==> flow/design.v <==
`timescale 1ns / 1ps
module ADD(a, b, sum);
    parameter DATAWIDTH = 2;
    input [DATAWIDTH - 1:0] a, b;
    output reg [DATAWIDTH - 1:0] sum;
    always @(*) begin
        sum <= a + b;
    end
endmodule
`timescale 1ns / 1ps
module COMP(a, b, gt, lt, eq);
    parameter DATAWIDTH = 64;
    input [DATAWIDTH - 1:0] a, b;
    output reg gt, lt, eq;
    initial begin
        gt <= 0; lt <= 0; eq <= 0;
    end
    always @(*) begin
        gt <= 0; lt <= 0; eq <= 0;
        if($signed(a) > $signed(b))
            gt <= 1;
        else if($signed(a) < $signed(b))
            lt <= 1;
        else
            eq <= 1;
    end
endmodule
`timescale 1ns / 1ps
module DEC(a, d);
    parameter DATAWIDTH = 2;
    input [DATAWIDTH - 1:0] a;
    output reg [DATAWIDTH - 1:0] d;
    always @(*) begin
        d <= a - 1;
    end
endmodule
`timescale 1ns / 1ps
module DIV(a, b, quot);
    parameter DATAWIDTH = 2;
    input [DATAWIDTH - 1:0] a, b;
    output reg [DATAWIDTH - 1:0] quot;
    always @(*) begin
        quot <= a / b;
    end
endmodule
`timescale 1ns / 1ps
module INC(a, d);
    parameter DATAWIDTH = 2;
    input [DATAWIDTH - 1:0] a;
    output reg [DATAWIDTH - 1:0] d;
    always @(*) begin
        d <= a + 1;
    end
endmodule
`timescale 1ns / 1ps
module MAIN(a, b, c, d, e, f, g, h, i, j, k, l, m, n, a8_sel, o, clk, rst, p, p_amt, q, q_amt, r, s, a1, a2_gt, a2_lt, a2_eq, a3, a4, a5, a6, a7, a8, a9, a10, a11, a12);
    parameter DATAWIDTH = 2;
    input [DATAWIDTH - 1:0] a, b; output [DATAWIDTH - 1:0] a1;  
    input [DATAWIDTH - 1:0] c, d; output a2_gt, a2_lt, a2_eq;  
    input [DATAWIDTH - 1:0] e; output [DATAWIDTH - 1:0] a3;  
    input [DATAWIDTH - 1:0] f, g; output [DATAWIDTH - 1:0] a4;  
    input [DATAWIDTH - 1:0] h; output [DATAWIDTH - 1:0] a5;  
    input [DATAWIDTH - 1:0] i, j; output [DATAWIDTH - 1:0] a6;  
    input [DATAWIDTH - 1:0] k, l; output [DATAWIDTH - 1:0] a7;  
    input [DATAWIDTH - 1:0] m, n; input a8_sel; output [DATAWIDTH - 1:0] a8;  
    input [DATAWIDTH - 1:0] o; input clk, rst; output [DATAWIDTH - 1:0] a9;  
    input [DATAWIDTH - 1:0] p; input [$clog2(DATAWIDTH) - 1:0] p_amt; output [DATAWIDTH - 1:0] a10;  
    input [DATAWIDTH - 1:0] q; input [$clog2(DATAWIDTH) - 1:0] q_amt; output [DATAWIDTH - 1:0] a11;  
    input [DATAWIDTH - 1:0] r, s; output [DATAWIDTH - 1:0] a12;  
    ADD #(DATAWIDTH) ADD_1(a, b, a1);
    COMP #(DATAWIDTH) COMP_1(c, d, a2_gt, a2_lt, a2_eq);
    DEC #(DATAWIDTH) DEC_1(e, a3);
    DIV #(DATAWIDTH) DIV_1(f, g, a4);
    INC #(DATAWIDTH) INC_1(h, a5);
    MOD #(DATAWIDTH) MOD_1(i, j, a6);
    MUL #(DATAWIDTH) MUL_1(k, l, a7);
    MUX2x1 #(DATAWIDTH) MUX2x1_1(m, n, a8_sel, a8);
    REG #(DATAWIDTH) REG_1(o, clk, rst, a9);
    SHL #(DATAWIDTH) SHL_1(p, p_amt, a10);
    SHR #(DATAWIDTH) SHR_1(q, q_amt, a11);
    SUB #(DATAWIDTH) SUB_1(r, s, a12);
endmodule
`timescale 1ns / 1ps
module MOD(a, b, rem);
    parameter DATAWIDTH = 64;
    input [DATAWIDTH - 1:0] a, b;
    output reg [DATAWIDTH - 1:0] rem;
    always @(*) begin
        rem <= a % b;
    end
endmodule
`timescale 1ns / 1ps
module MUL(a, b, prod);
    parameter DATAWIDTH = 64;
    input [DATAWIDTH - 1:0] a, b;
    output reg [DATAWIDTH - 1:0] prod;
    always @(*) begin
        prod <= a * b;
    end
endmodule
`timescale 1ns / 1ps
module MUX2x1(a, b, sel, d);
    parameter DATAWIDTH = 64;
    input [DATAWIDTH - 1:0] a, b;
    input sel;
    output reg [DATAWIDTH - 1:0] d;
    always @(*) begin
        if(sel == 0)
            d <= a;
        else
            d <= b;
    end
endmodule
`timescale 1ns / 1ps
module REG(d, Clk, Rst, q);
    parameter DATAWIDTH = 8;
    input Clk, Rst;
    input [DATAWIDTH - 1:0] d;
    output reg [DATAWIDTH - 1:0] q;
    always @(posedge Clk) begin
        if(Rst)
            q <= 0;
        else
            q <= d;
    end
endmodule
`timescale 1ns / 1ps
module SHL(a, sh_amt, d);
    parameter DATAWIDTH = 64;
    input [DATAWIDTH - 1:0] a;
    input [$clog2(DATAWIDTH) - 1:0] sh_amt;
    output reg [DATAWIDTH - 1:0] d;
    always @(*) begin
        d <= a << sh_amt;
    end
endmodule
`timescale 1ns / 1ps
module SHR(a, sh_amt, d);
    parameter DATAWIDTH = 64;
    input [DATAWIDTH - 1:0] a;
    input [$clog2(DATAWIDTH) - 1:0] sh_amt;
    output reg [DATAWIDTH - 1:0] d;
    always @(*) begin
        d <= a >> sh_amt;
    end
endmodule
`timescale 1ns / 1ps
module SUB(a, b, diff);
    parameter DATAWIDTH = 64;
    input [DATAWIDTH - 1:0] a, b;
    output reg [DATAWIDTH - 1:0] diff;
    always @(*) begin
        diff <= a - b;
    end
endmodule
# From RTL to reports: MAIN
# What the tools print for MAIN, step after step.
# Lines are those of the file above, counted from 1.
# Operators: Yosys type, input widths -> output width; for muxes data width and select width s.
# Library cell names are shortened.
# The mark -- stands for no value.
[inputs] design="MAIN" clk_port="clk" library="sky130hd" corner="tt_025C_1v80"

# Word level
# Yosys after proc, flatten, opt, wreduce and memory -nomap, before mapping. Enables and synchronous resets that opt folds into registers are not counted as muxes. Memory bits, and registers merged into a memory's read port (data or address), are not among the register bits. Print and check cells are not counted. Equal cells are merged and count once.
[bits] register_bits=2
[op_classes] n_addsub=4 n_mux=6 div=2 n_shift=2 n_mul=1 compare=2
[ops] cell="$mux 1" count=5
[ops] cell="$div 2x2->2" count=1
[ops] cell="$mod 2x2->2" count=1
[ops] cell="$mul 2x2->2" count=1
[ops] cell="$add 2x1->2 const B" count=1
[ops] cell="$sub 2x1->2 const B" count=1
[ops] cell="$shl 2x1->2" count=1
[ops] cell="$shr 2x1->2" count=1
[ops] cell="$add 2x2->2" count=1
[ops] cell="$sub 2x2->2" count=1
[ops] cell="$gt 2x2->1" count=1
[ops] cell="$lt 2x2->1" count=1
[ops] cell="$mux 2" count=1

# Depth
# Yosys ltp: most cells in a row. Word level: on the elaborated netlist, between registers, memories and ports. Mapped: between sequential cells and ports; inverters and the memories' decode and read muxes count.
[logic_depth] word_depth=3 abc_area=0 depth_mapped=9

# After synthesis
# Source: synth_stat.txt of the flow (Yosys; design flattened, memories mapped). It holds for the ABC_AREA given above (unset counts as 0); a run with the other value may have another netlist.
# Totals and module areas in this step are rounded.
[mapped] cells=63 ff_cells=2 buffers=0 synth_area_um2=505
[types] cell_type="ha_1" count=10 area_total_um2=125.12
[types] cell_type="inv_1" count=16 area_total_um2=60.058
[types] cell_type="mux2_2" count=4 area_total_um2=45.043
[types] cell_type="xnor2_1" count=5 area_total_um2=43.792
[types] cell_type="dfxtp_1" count=2 area_total_um2=40.038
[types] cell_type="fa_1" count=2 area_total_um2=40.038
[types] cell_type="nor2b_1" count=5 area_total_um2=31.28
[types] cell_type="xor2_1" count=2 area_total_um2=17.517
[types] cell_type="a21oi_1" count=3 area_total_um2=15.014
[types] cell_type="nand2_1" count=4 area_total_um2=15.014
[types] cell_type="o2bb2ai_2" count=1 area_total_um2=15.014
[types] cell_type="nand2b_1" count=2 area_total_um2=12.512
[types] cell_type="mux2i_1" count=1 area_total_um2=10.01
[types] cell_type="a21o_1" count=1 area_total_um2=7.507
[types] cell_type="a22oi_1" count=1 area_total_um2=7.507
[types] cell_type="nor2_1" count=2 area_total_um2=7.507
[types] cell_type="and2_1" count=1 area_total_um2=6.256
[types] cell_type="and3_1" count=1 area_total_um2=6.256
# By module: a second synthesis without flattening, with its own total; a netlist apart from the flattened one above.
[unflattened] hier_cells=61 area_unflattened_um2=549
# Rows give one instance, submodules left out.
[by_module] mod="MOD (DATAWIDTH=2)" n_inst=1 area_um2=125 n_cells=15
[by_module] mod="DIV (DATAWIDTH=2)" n_inst=1 area_um2=91.3 n_cells=12
[by_module] mod="COMP (DATAWIDTH=2)" n_inst=1 area_um2=81.3 n_cells=10
[by_module] mod="REG (DATAWIDTH=2)" n_inst=1 area_um2=52.6 n_cells=4
[by_module] mod="SUB (DATAWIDTH=2)" n_inst=1 area_um2=43.8 n_cells=4
[by_module] mod="ADD (DATAWIDTH=2)" n_inst=1 area_um2=36.3 n_cells=2
[by_module] mod="MUL (DATAWIDTH=2)" n_inst=1 area_um2=23.8 n_cells=4
[by_module] mod="SHL (DATAWIDTH=2)" n_inst=1 area_um2=23.8 n_cells=2
[by_module] mod="SHR (DATAWIDTH=2)" n_inst=1 area_um2=23.8 n_cells=2
[by_module] mod="MUX2x1 (DATAWIDTH=2)" n_inst=1 area_um2=22.5 n_cells=2
[by_module] mod="DEC (DATAWIDTH=2)" n_inst=1 area_um2=12.5 n_cells=2
[by_module] mod="INC (DATAWIDTH=2)" n_inst=1 area_um2=12.5 n_cells=2
[by_module] mod="MAIN" n_inst=1 area_um2=0.0 n_cells=0

# Path before layout
# OpenSTA on the mapped netlist: ideal clock, no wires. The path of least setup slack (recovery checks aside). Input and output delay are each 20% of the period. Register names are those of the netlist, which keeps one name where synthesis merged equal registers.
[synth_path] kind="input-to-output" start="input port j[0]" end="output port a6[1]" delay_ps=1214 setup_slack_ps=274 in_delay_ps=496 tclk_ps=2480 stages=6 out_delay_ps=496 t_arrival_ps=1710 period_less_setup_slack_ps=2206
# "delay_ps" = arrival - input delay + setup time.
# A path that ends at an output port has no setup time.
# "stages" counts driving pins, that of a launching flip-flop among them; a cell with two outputs on the path counts twice.
# "period_less_setup_slack_ps" is the clock period less the worst setup slack; recovery checks do not enter. This is arithmetic on one report: input and output delays are still those of the set period (20% each).
# The rows between start and end are the longest chain of elaborated cells between them; the timing report does not say that the signal goes this way. Where chains are equally long, one stands for them.
# A line is the first line of the expression or statement that the cell stems from. Yosys adds cells for indexed reads and writes and turns some case tables into memories.
[synth_via] path_cell_list="inv_1 ha_1 o2bb2ai_2 fa_1 nand2_1 mux2i_1" elab_chain_cells=1 cells_between=1
[synth_rtl] element="start, declared" line_no=63 text="input [DATAWIDTH - 1:0] i, j; output [DATAWIDTH - 1:0] a6;"
[synth_rtl] element="$mod 2x2->2" line_no=89 text="rem <= a % b;"
[synth_rtl] element="end, declared" line_no=63

Wiki page: MAIN / flow data

MAIN on sky130hd: 2 stored runs with different settings, listed in no order. Input and output delays are each 20% of the period that was set; the output load is 0.01 pF.

[flow] run 1: files
==> flow/run.sh <==
#!/bin/bash
# the make line also repeats the synthesis and layout settings of config.mk as NAME=value (left out here)
make -C /OpenROAD-flow-scripts/flow DESIGN_CONFIG=/design/flow/config.mk WORK_HOME=/design/flow/orfs CLKGATE_MAP_FILE= finish
==> flow/config.mk <==
export PLATFORM = sky130hd
export DESIGN_NAME = MAIN
export DESIGN_NICKNAME = MAIN
export VERILOG_FILES = /design/flow/design.v
export SDC_FILE = /design/flow/constraint.sdc
export NUM_CORES = 4
export LEC_CHECK = 0
export CAP_MARGIN = 20
export CELL_PAD_IN_SITES_DETAIL_PLACEMENT = 2
export CORE_MARGIN = 2
export CORE_UTILIZATION = 25
export HOLD_SLACK_MARGIN = 0.16
export PLACE_DENSITY_LB_ADDON = 0.16
export SETUP_SLACK_MARGIN = 0.51
export SLEW_MARGIN = 20
export TNS_END_PERCENT = 15
==> flow/constraint.sdc <==
create_clock -name core_clock -period 1.8 [get_ports {clk}]
set_input_delay 0.3600 -clock core_clock [delete_from_list [all_inputs] [get_ports {clk}]]
set_output_delay 0.3600 -clock core_clock [all_outputs]
set_load 0.01 [all_outputs]

[flow] run 1: not finished: placement ended with a tool error

[flow] run 2: files
==> flow/run.sh <==
#!/bin/bash
# the make line also repeats the synthesis and layout settings of config.mk as NAME=value (left out here)
make -C /OpenROAD-flow-scripts/flow DESIGN_CONFIG=/design/flow/config.mk WORK_HOME=/design/flow/orfs CLKGATE_MAP_FILE= finish
==> flow/config.mk <==
export PLATFORM = sky130hd
export DESIGN_NAME = MAIN
export DESIGN_NICKNAME = MAIN
export VERILOG_FILES = /design/flow/design.v
export SDC_FILE = /design/flow/constraint.sdc
export NUM_CORES = 4
export LEC_CHECK = 0
export CAP_MARGIN = 20
export CORE_MARGIN = 2
export CORE_UTILIZATION = 66
export SLEW_MARGIN = 20
==> flow/constraint.sdc <==
create_clock -name core_clock -period 2.5 [get_ports {clk}]
set_input_delay 0.5000 -clock core_clock [delete_from_list [all_inputs] [get_ports {clk}]]
set_output_delay 0.5000 -clock core_clock [all_outputs]
set_load 0.01 [all_outputs]

[flow] run 2: not finished: floorplanning ended with error PDN-0185
