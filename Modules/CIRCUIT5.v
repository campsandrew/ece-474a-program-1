==> flow/design.v <==
`timescale 1ns / 1ps
module ADD(a, b, sum);
    parameter DATAWIDTH = 2;
    input [DATAWIDTH - 1:0] a, b;
    output reg [DATAWIDTH - 1:0] sum;
    always @(*) begin
        sum <= a + b;
    end
endmodule
`timescale 1ns / 1ps
module CIRCUIT5(a, b, c, Clk, Rst, x, z);
    input Clk, Rst;
    input [63:0] a, b, c;
    output [31:0] x, z;
    wire [63:0] d, e, f, g, h; 
    wire dLTe, dEQe;
    wire [63:0] xrin, zrin;
    reg [63:0] greg, hreg;
    ADD #(64) add1(a, b, d);
    ADD #(64) add2(a, c, e);
    SUB #(64) sub1(a, b, f);
    COMP #(64) comp1(d, e, , , dEQe);
    COMP #(64) comp2(d, e, , dLTe, );
    MUX2x1 #(64) mux1(e, d, dLTe, g);
    MUX2x1 #(64) mux2(f, g, dEQe, h);
    SHL #(64) shl1(hreg, dLTe, xrin);
    SHR #(64) shr1(greg, dEQe, zrin);
    REG #(64) reg1(xrin, Clk, Rst, x);
    REG #(64) reg2(zrin, Clk, Rst, z);
    always @(g, h) begin
        greg <= g; hreg <= h;
    end
endmodule
`timescale 1ns / 1ps
module COMP(a, b, gt, lt, eq);
    parameter DATAWIDTH = 64;
    input [DATAWIDTH - 1:0] a, b;
    output reg gt, lt, eq;
    initial begin
        gt <= 0; lt <= 0; eq <= 0;
    end
    always @(*) begin
        gt <= 0; lt <= 0; eq <= 0;
        if($signed(a) > $signed(b))
            gt <= 1;
        else if($signed(a) < $signed(b))
            lt <= 1;
        else
            eq <= 1;
    end
endmodule
`timescale 1ns / 1ps
module MUX2x1(a, b, sel, d);
    parameter DATAWIDTH = 64;
    input [DATAWIDTH - 1:0] a, b;
    input sel;
    output reg [DATAWIDTH - 1:0] d;
    always @(*) begin
        if(sel == 0)
            d <= a;
        else
            d <= b;
    end
endmodule
`timescale 1ns / 1ps
module REG(d, Clk, Rst, q);
    parameter DATAWIDTH = 8;
    input Clk, Rst;
    input [DATAWIDTH - 1:0] d;
    output reg [DATAWIDTH - 1:0] q;
    always @(posedge Clk) begin
        if(Rst)
            q <= 0;
        else
            q <= d;
    end
endmodule
`timescale 1ns / 1ps
module SHL(a, sh_amt, d);
    parameter DATAWIDTH = 64;
    input [DATAWIDTH - 1:0] a;
    input [$clog2(DATAWIDTH) - 1:0] sh_amt;
    output reg [DATAWIDTH - 1:0] d;
    always @(*) begin
        d <= a << sh_amt;
    end
endmodule
`timescale 1ns / 1ps
module SHR(a, sh_amt, d);
    parameter DATAWIDTH = 64;
    input [DATAWIDTH - 1:0] a;
    input [$clog2(DATAWIDTH) - 1:0] sh_amt;
    output reg [DATAWIDTH - 1:0] d;
    always @(*) begin
        d <= a >> sh_amt;
    end
endmodule
`timescale 1ns / 1ps
module SUB(a, b, diff);
    parameter DATAWIDTH = 64;
    input [DATAWIDTH - 1:0] a, b;
    output reg [DATAWIDTH - 1:0] diff;
    always @(*) begin
        diff <= a - b;
    end
endmodule
* Step by step through the tools: CIRCUIT5
What the tools print for CIRCUIT5, step after step.
Line numbers count from 1 in the design file above.
Operators carry their Yosys type and port widths (W data, S select, Z words).
Cell names lack the library's common part.
A cell with n/a has no value.
- Top module :: CIRCUIT5
- Clock port :: Clk
- Library :: sky130hd
- Timing corner :: tt_025C_1v80

* Elaborated design
Yosys after proc, flatten, opt, wreduce and memory -nomap, before mapping. Enables and synchronous resets that opt folds into registers are not counted as muxes. Memory bits, and registers merged into a memory's read port (data or address), are not among the register bits. Print and check cells are not counted. Equal cells are merged and count once.
- Register bits after elaboration :: 64
- Input bits :: 194
- Output and inout bits :: 64
- Elaborated cells :: 15
- Add/sub/neg operators :: 3
- Magnitude comparators :: 2
- Shift-type cells :: 2
- Multiplexer cells :: 6
** Operators with widths (count)
- $add A64 B64 Y64 :: 2
- $mux W64 :: 2
- $shl A64 B1 Y32 :: 1
- $shr A64 B1 Y32 :: 1
- $sub A64 B64 Y64 :: 1
- $gt A64 B64 Y1 :: 1
- $lt A64 B64 Y1 :: 1
- $mux W1 :: 4

* Longest topological paths
Depth = most cells in a row (Yosys ltp): at word level without a register or memory, in the mapped netlist without a sequential cell, where the memories' decode and read muxes count.
- Depth in word-level cells :: 7
- ABC_AREA :: 0
- Mapped depth :: 26
- Mapped depth without buffers :: 24

* Netlist
The flow's flattened synthesis, as Yosys stat reports it; memories are mapped. The netlist is that of the ABC_AREA named above (0 if unset); the other value can give another one.
The area totals of this step are shown rounded.
- Cell count :: 1870
- Mapped area :: 13200 µm²
- Sequential part of the area :: 1280 µm²
- Flip-flop cells :: 64
- Buffers :: 79
** Cells by type
- ha_1 :: count 221, total area 2.77E+03 µm²
- dfxtp_1 :: count 64, total area 1.28E+03 µm²
- a21oi_1 :: count 228, total area 1.14E+03 µm²
- xnor2_1 :: count 99, total area 867.082 µm²
- o21ai_0 :: count 136, total area 680.653 µm²
- nor2_1 :: count 178, total area 668.141 µm²
- nand2_1 :: count 144, total area 540.518 µm²
- a21o_1 :: count 64, total area 480.461 µm²
- xor2_1 :: count 49, total area 429.162 µm²
- inv_1 :: count 107, total area 401.635 µm²
- a211oi_1 :: count 39, total area 292.781 µm²
- nor3_1 :: count 40, total area 200.192 µm²
- nand3_1 :: count 39, total area 195.187 µm²
- clkbuf_1 :: count 48, total area 180.173 µm²
- nand4_1 :: count 28, total area 175.168 µm²
- nor2b_1 :: count 28, total area 175.168 µm²
- a31oi_1 :: count 27, total area 168.912 µm²
- o21bai_1 :: count 22, total area 165.158 µm²
Other cell types: 70; their cells: 309.
The figures by module come from a second, unflattened synthesis with its own total; it is not the netlist above.
- Cells (unflattened synthesis) :: 3610
- Area (unflattened synthesis) :: 29400 µm²
Each row is one instance without its submodules.
** By module
- ADD #(DATAWIDTH=64) :: instances 2, cells 579, area 3900 µm², sequential area 0.0 µm²
- SHL #(DATAWIDTH=64) :: instances 1, cells 482, area 4290 µm², sequential area 0.0 µm²
- SHR #(DATAWIDTH=64) :: instances 1, cells 462, area 4050 µm², sequential area 0.0 µm²
- SUB #(DATAWIDTH=64) :: instances 1, cells 625, area 3970 µm², sequential area 0.0 µm²
- REG #(DATAWIDTH=64) :: instances 2, cells 135, area 1920 µm², sequential area 1280 µm²
- COMP #(DATAWIDTH=64) :: instances 2, cells 235, area 1630 µm², sequential area 0.0 µm²
- MUX2x1 #(DATAWIDTH=64) :: instances 2, cells 71, area 1080 µm², sequential area 0.0 µm²
- CIRCUIT5 :: instances 1, cells 1, area 3.8 µm², sequential area 0.0 µm²

* Path before layout
Path of least setup slack by OpenSTA after synthesis, without wires, with an ideal clock, recovery checks aside; 20% of the period is set as input and as output delay. Where synthesis merged equal registers, the netlist keeps one of their names.
- Path type :: input to register
- Start :: input port a[0]
- End :: register reg2.q[11]
- Period :: 13.3 ns
- Input delay :: 2.660 ns
- Library setup time :: 0.086 ns
- Launch time at the first pin :: 2.660 ns
- Data arrival time :: 7.183 ns
- Data required time :: 13.214 ns
- Slack :: 6.032 ns
- Path delay :: 4.609 ns
- Driving pins on the path :: 25
- Path buffers :: 2
- Synthesis period reached :: 7.268 ns
"path delay" is the arrival time less input delay plus setup time.
"driving pins on the path": output pins that drive a net of the path, with the launching flip-flop's if there is one; two outputs of one cell count as two.
"synthesis period reached" = period - worst setup slack (recovery checks aside). The figure is calculated, with input and output delays left at 20% of the set period.
Between the ends stands the longest chain of elaborated cells between them, by number of cells; it is not shown to be the way that was timed. Of several equally long chains one is given.
A line is the first line of the expression or statement that the cell stems from. Yosys adds cells for indexed reads and writes and turns some case tables into memories.
- Cells stage by stage :: ha_1 > inv_1 > fa_1 > nor2b_1 > o2111ai_1 > a21oi_1 > o21bai_1 > a31oi_2 > a211oi_1 > o41ai_1 > a21oi_1 > o41ai_2 > xnor2_1 > ha_1 > nand4_1 > nor3_1 > and4_1 > nor2b_1 > a22o_1 > nor4_1 > xor2_1 > buf_2 > clkbuf_1 > nor2_1 > a211oi_1
- Length of the longest elaborated chain :: 6
- Elaborated cells between the ends (all ways) :: 10
- RTL lines with such cells :: 5
- Classes of those cells :: add/sub: 2; compare: 2; shift: 1; mux: 5
** Ends and longest elaborated chain, after synthesis
- from (decl) :: RTL line 13 : input [63:0] a, b, c;
- $add A64 B64 Y64 :: RTL line 7 : sum <= a + b;
- $lt A64 B64 Y1 :: RTL line 46 : else if($signed(a) < $signed(b))
- $mux W1 :: RTL line 46
- $mux W1 :: RTL line 44 : if($signed(a) > $signed(b))
- $mux W64 :: RTL line 59 : if(sel == 0)
- $shr A64 B1 Y32 :: RTL line 95 : d <= a >> sh_amt;
- to (assign) :: RTL line 73 : q <= 0;
- to (assign) :: RTL line 75 : q <= d;
- to (decl) :: RTL line 70 : output reg [DATAWIDTH - 1:0] q;

Subject: flow runs of CIRCUIT5

Hi,

Below are 2 stored runs of the flow (Yosys, OpenROAD; platform sky130hd) on CIRCUIT5, each with its settings, unordered. Constraints: input delay and output delay 20% of the set period each, output load 0.01 pF.

* Flow run A
** Files
==> flow/run.sh <==
#!/bin/bash
# the make line also repeats the synthesis and layout settings of config.mk as NAME=value (left out here)
make -C /OpenROAD-flow-scripts/flow DESIGN_CONFIG=/design/flow/config.mk WORK_HOME=/design/flow/orfs CLKGATE_MAP_FILE= finish
==> flow/config.mk <==
export PLATFORM = sky130hd
export DESIGN_NAME = CIRCUIT5
export DESIGN_NICKNAME = CIRCUIT5
export VERILOG_FILES = /design/flow/design.v
export SDC_FILE = /design/flow/constraint.sdc
export NUM_CORES = 4
export LEC_CHECK = 0
export ABC_AREA = 0
export CAP_MARGIN = 20
export CELL_PAD_IN_SITES_GLOBAL_PLACEMENT = 3
export CORE_MARGIN = 2
export CORE_UTILIZATION = 63
export CTS_CLUSTER_SIZE = 100
export MAX_ROUTING_LAYER = met5
export PLACE_DENSITY = 0.77
export SETUP_SLACK_MARGIN = 1.09
export SLEW_MARGIN = 20
==> flow/constraint.sdc <==
create_clock -name core_clock -period 5.47 [get_ports {Clk}]
set_input_delay 1.0940 -clock core_clock [delete_from_list [all_inputs] [get_ports {Clk}]]
set_output_delay 1.0940 -clock core_clock [all_outputs]
set_load 0.01 [all_outputs]
** Results
Did not finish, placement stopped with GPL-0301.

* Flow run B
** Files
==> flow/run.sh <==
#!/bin/bash
# the make line also repeats the synthesis and layout settings of config.mk as NAME=value (left out here)
make -C /OpenROAD-flow-scripts/flow DESIGN_CONFIG=/design/flow/config.mk WORK_HOME=/design/flow/orfs CLKGATE_MAP_FILE= finish
==> flow/config.mk <==
export PLATFORM = sky130hd
export DESIGN_NAME = CIRCUIT5
export DESIGN_NICKNAME = CIRCUIT5
export VERILOG_FILES = /design/flow/design.v
export SDC_FILE = /design/flow/constraint.sdc
export NUM_CORES = 4
export LEC_CHECK = 0
export CAP_MARGIN = 5
export CELL_PAD_IN_SITES_DETAIL_PLACEMENT = 2
export CORE_ASPECT_RATIO = 0.71
export CORE_MARGIN = 2
export CORE_UTILIZATION = 46
export CTS_CLUSTER_DIAMETER = 376
export GPL_ROUTABILITY_DRIVEN = 0
export PLACE_DENSITY_LB_ADDON = 0.01
export SLEW_MARGIN = 20
export TNS_END_PERCENT = 50
==> flow/constraint.sdc <==
create_clock -name core_clock -period 7.95 [get_ports {Clk}]
set_input_delay 1.5900 -clock core_clock [delete_from_list [all_inputs] [get_ports {Clk}]]
set_output_delay 1.5900 -clock core_clock [all_outputs]
set_load 0.01 [all_outputs]
** Results
Did not finish, placement stopped with DPL-0033.

Regards
